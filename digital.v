==> flow/design.v <==
`timescale 1s / 0.1s
module digital(clk,res,sec,min,hr,dd,mm,yy,sc,mn,hrs,dt,mon,yr,ww);
input res,clk;
output reg[5:0]sec;
output reg[5:0]min;
output reg[4:0]hr;
output reg[5:0]dd;
output reg[1:3]ww;
output reg[3:0]mm;
output reg[11:0]yy;
input sc,mn,hrs,dt,mon,yr;
integer w,w1;
always@(posedge clk )
begin
   if(res)
       begin
           sec<=0;
           min<=0;
           hr<=0;
           dd<=1;
           mm<=1;
           yy<=2016;
           ww<=5;
       end   
     else if(sec<=58)
        begin
            sec=sec+1;
        end           
     else
        begin
           sec<=0;
           min=min+1;
        end
     if(min>=60)
        begin
            min<=0;
            hr=hr+1;
        end
      if(hr==24)
        begin
            hr<=0;             
            dd=dd+1;
            w=dd;
            w1=dd+1;
            if(w<=w1)
                                    if(ww<=7)
                                        begin
                                            begin
                                                ww=ww+1;
                                            end
                                     if(ww==7)
                                        begin
                                            ww=0;
                                        end
                                        end
        end 
        if(mm%2==1 && mm<8)
        begin   
        if(dd>=32)
            begin
                dd<=1;
                mm=mm+1;
            end
         end
         else if(mm!=2 && mm%2==0 && mm<8)
         begin
            if(dd>=31)
                begin
                    dd<=1;
                    mm=mm+1;
                end
             end
             else
                begin
         if(mm==2 && dd>=29 && yy%4!=0)
            begin
                dd<=1;
                mm=mm+1;
            end
            else if(mm==2 && dd>=30 && yy%4==0)
                begin
                     dd<=1;
                     mm=mm+1;
                end
            else if(mm>=8)
                begin
                    if(mm%2==1 && dd>=31)
                        begin
                                dd<=1;
                                mm=mm+1;
                         end
                       else
                        begin
                            if(dd>=32)
                                begin
                                    dd<=1;
                                    mm=mm+1;
                                end
                        end
                  end
                 end
         if(mm>=13)
            begin
                mm<=1;
                yy=yy+1;
            end
         if(sc)
         	begin
			sec=0;
		end
	if(mn)
		begin
			min=min+1;
		end
	if(hrs)
		begin
	       hr=hr+1;
		end	
	if(dt)
		begin
			dd=dd+1;
		end
	if(mon)
		begin
			mm=mm+1;
		end
	if(yr)
		begin
			yy=yy+1;
		end
end    
endmodule
* Tool chain data of digital
What the tools print for digital, step after step.
Lines are those of the file above, counted from 1.
Operators: Yosys type, input widths -> output width; for muxes data width and select width s.
Not given: --
- Design top :: digital
- Clock :: clk
- Library :: sky130hd
- Corner :: tt_025C_1v80

* Elaborated design
Counts by Yosys on the flattened word-level netlist (proc, flatten, opt, wreduce; memories kept). Register bits leave out memories and registers merged into their read ports (data or address); mux counts leave out enables and synchronous resets folded into registers. Print and check cells are left out. Cells with the same type and inputs are merged into one.
- Add/sub/neg operators :: 13
- Magnitude comparators :: 11
- Equal/unequal tests :: 4
- Mux-type cells :: 18
- Bitwise operators :: 1
- Reductions and logical operators :: 13
** Operators with widths (number)
- $logic_not 32->1 :: 2
- $mux 4 :: 9
- $reduce_bool 32->1 :: 1
- $add 6x1->6 const B :: 5
- $mux 6 :: 5
- $add 12x1->12 const B :: 2
- $mux 12 :: 2
- $ge 6x5->1 const B :: 3
- $ge 6x6->1 const B :: 2
- $add 5x1->5 const B :: 2
- $mux 5 :: 2
- $logic_and 1x1->1 :: 8
- $add 4x1->4 const B :: 2
- $ge 4x4->1 const B :: 2
- $add 6x1->7 const B :: 1
- $le 6x7->1 :: 1
- $le 6x6->1 const B :: 1
- $eq 5x5->1 const B :: 1
- $eq 4x2->1 const B :: 1
- $ne 4x2->1 const B :: 1
- $lt 4x4->1 const B :: 1
- $add 3x1->3 const B :: 1
- $le 3x3->1 const B :: 1
- $eq 3x3->1 const B :: 1
- $reduce_and 3->1 :: 1
- $reduce_or 3->1 :: 1
- $not 1->1 :: 1
- Bits in registers :: 42
- Input port bits :: 8
- Output and inout bits :: 42
- Cells after elaboration :: 67

* Depth
Longest topological path by Yosys (ltp), each cell counted once; first at word level (registers and memories cut), then after technology mapping (sequential cells cut; the memories' decode and read muxes count).
- Depth after elaboration :: 19
- ABC_AREA :: 0
- Gate-level depth with buffers :: 42
- Gate-level depth less buffers :: 40

* After synthesis
The flow's flattened synthesis, as Yosys stat reports it; memories are mapped. The netlist is that of the ABC_AREA named above (0 if unset); the other value can give another one.
- Cell count :: 430
- Chip area (Yosys) :: 3570.9 µm²
- Sequential part of the area :: 870.8 µm²
- Mapped flip-flops :: 42
- Buffers :: 14
** Cell types
- sky130_fd_sc_hd__dfxtp_1 :: number 39, area in all 780.749 µm²
- sky130_fd_sc_hd__ha_1 :: number 26, area in all 325.312 µm²
- sky130_fd_sc_hd__xnor2_1 :: number 34, area in all 297.786 µm²
- sky130_fd_sc_hd__nor2_1 :: number 46, area in all 172.666 µm²
- sky130_fd_sc_hd__xor2_1 :: number 17, area in all 148.893 µm²
- sky130_fd_sc_hd__nand2_1 :: number 39, area in all 146.39 µm²
- sky130_fd_sc_hd__mux2i_1 :: number 10, area in all 100.096 µm²
- sky130_fd_sc_hd__inv_1 :: number 26, area in all 97.594 µm²
- sky130_fd_sc_hd__nand3_1 :: number 19, area in all 95.091 µm²
- sky130_fd_sc_hd__edfxtp_1 :: number 3, area in all 90.086 µm²
- sky130_fd_sc_hd__a21oi_1 :: number 17, area in all 85.082 µm²
- sky130_fd_sc_hd__nor3_1 :: number 13, area in all 65.062 µm²
- sky130_fd_sc_hd__mux2_2 :: number 5, area in all 56.304 µm²
- sky130_fd_sc_hd__o21ai_0 :: number 10, area in all 50.048 µm²
- sky130_fd_sc_hd__a2111oi_2 :: number 3, area in all 45.043 µm²
- sky130_fd_sc_hd__clkbuf_1 :: number 9, area in all 33.782 µm²
- sky130_fd_sc_hd__and2_1 :: number 5, area in all 31.28 µm²
- sky130_fd_sc_hd__nand4_1 :: number 5, area in all 31.28 µm²
Other cell types: 61; their cells: 104.

* Timing after synthesis
Path of least setup slack by OpenSTA after synthesis, without wires, with an ideal clock, recovery checks aside; 20% of the period is set as input and as output delay. Where synthesis merged equal registers, the netlist keeps one of their names.
- Kind :: in2reg
- Start point :: input res
- End point :: register yy[8]
- Period :: 12.0 ns
- External input delay :: 2.400 ns
- Setup time :: 0.128 ns
- Time at the first pin :: 2.400 ns
- Arrival time :: 8.830 ns
- Required time :: 11.872 ns
- Setup slack :: 3.042 ns
- Path delay :: 6.558 ns
- Stages :: 38
- Path buffers :: 4
- Synthesis period reached :: 8.958 ns
"path delay" = arrival - input delay + setup time.
"stages" counts driving pins, that of a launching flip-flop among them; a cell with two outputs on the path counts twice.
"synthesis period reached" = period - worst setup slack (recovery checks aside). The figure is calculated, with input and output delays left at 20% of the set period.
The rows between start and end are the longest chain of elaborated cells between them; the timing report does not say that the signal goes this way. Where chains are equally long, one stands for them.
Each line given opens the expression or statement behind the cell; cells for indexed reads and writes are added by Yosys, which also makes memories of some case tables.
At most two assigning lines are given for a register; there are more.
- Cell sequence :: sky130_fd_sc_hd__clkbuf_1 > sky130_fd_sc_hd__nor2_1 > sky130_fd_sc_hd__mux2i_1 > sky130_fd_sc_hd__a21oi_1 > sky130_fd_sc_hd__and2_1 > sky130_fd_sc_hd__mux2_2 > sky130_fd_sc_hd__inv_1 > sky130_fd_sc_hd__ha_1 > sky130_fd_sc_hd__and3_1 > sky130_fd_sc_hd__and3_1 > sky130_fd_sc_hd__buf_2 > sky130_fd_sc_hd__o22ai_1 > sky130_fd_sc_hd__nor2_1 > sky130_fd_sc_hd__a21oi_1 > sky130_fd_sc_hd__inv_1 > sky130_fd_sc_hd__ha_1 > sky130_fd_sc_hd__inv_1 > sky130_fd_sc_hd__a211oi_1 > [... 2 more ...] > sky130_fd_sc_hd__o21ai_1 > sky130_fd_sc_hd__ha_1 > sky130_fd_sc_hd__nor2_1 > sky130_fd_sc_hd__o221a_1 > sky130_fd_sc_hd__a211oi_1 > sky130_fd_sc_hd__o311ai_1 > sky130_fd_sc_hd__a2bb2oi_2 > sky130_fd_sc_hd__inv_1 > sky130_fd_sc_hd__ha_1 > sky130_fd_sc_hd__nand4b_1 > sky130_fd_sc_hd__o2111ai_2 > sky130_fd_sc_hd__buf_6 > sky130_fd_sc_hd__buf_2 > sky130_fd_sc_hd__xnor2_1 > sky130_fd_sc_hd__ha_1 > sky130_fd_sc_hd__nand2_1 > sky130_fd_sc_hd__a2111oi_2 > sky130_fd_sc_hd__xnor2_1
- Cells in the longest elaborated chain :: 17
- Elaborated cells on any way between the ends :: 26
- Those cells by class :: add/sub (1); compare (6); eq/ne (1); mux (13); reduce/logical (5)
** Ends and longest elaborated chain, post-synthesis
- start, declared :: line 3 : input res,clk;
- $mux 6 :: line 15 : if(res)
- $ge 6x6->1 :: line 34 : if(min>=60)
- $mux 5 :: line 34
- $eq 5x5->1 :: line 39 : if(hr==24)
- $mux 6 :: line 39
- $ge 6x6->1 :: line 94 : if(dd>=32)
- $mux 4 :: line 94
- [... 3 more ...]
- $mux 4 :: line 75 : if(mm==2 && dd>=29 && yy%4!=0)
- $mux 4 :: line 65 : else if(mm!=2 && mm%2==0 && mm<8)
- $mux 4 :: line 57 : if(mm%2==1 && mm<8)
- $ge 4x4->1 :: line 102 : if(mm>=13)
- $mux 12 :: line 102
- $add 12x1->12 :: line 129 : yy=yy+1;
- $mux 12 :: line 127 : if(yr)
- end, assigned :: line 105 : yy=yy+1;
- end, assigned :: line 129
- end, declared :: line 10 : output reg[11:0]yy;

==> results <==
Design digital on sky130hd. What follows are 2 stored runs of the flow, each under its own settings; their order means nothing. The constraints put input and output delay at 20% of the set period each and load the outputs with 0.01 pF.

** Record 1
- Settings :: period_ns=16.6; CORE_UTILIZATION=47; PLACE_DENSITY_LB_ADDON=0.21; CELL_PAD_IN_SITES_GLOBAL_PLACEMENT=2; CELL_PAD_IN_SITES_DETAIL_PLACEMENT=2; GPL_TIMING_DRIVEN=1; GPL_ROUTABILITY_DRIVEN=1; CTS_CLUSTER_SIZE=22; CAP_MARGIN=15; SLEW_MARGIN=15; MIN_ROUTING_LAYER=met2; MAX_ROUTING_LAYER=met4; CORE_MARGIN=2
- Outcome :: stopped before the end: placement reported FLW-0024

** Record 2
- Settings :: period_ns=5.6; CORE_UTILIZATION=67; SETUP_SLACK_MARGIN=-0.46; CORE_ASPECT_RATIO=1.48; CORE_MARGIN=8; CELL_PAD_IN_SITES_DETAIL_PLACEMENT=2; GPL_TIMING_DRIVEN=0; GPL_ROUTABILITY_DRIVEN=1; CTS_CLUSTER_SIZE=66; CTS_CLUSTER_DIAMETER=164; CAP_MARGIN=25; SLEW_MARGIN=20
- Outcome :: stopped before the end: placement reported DPL-0033
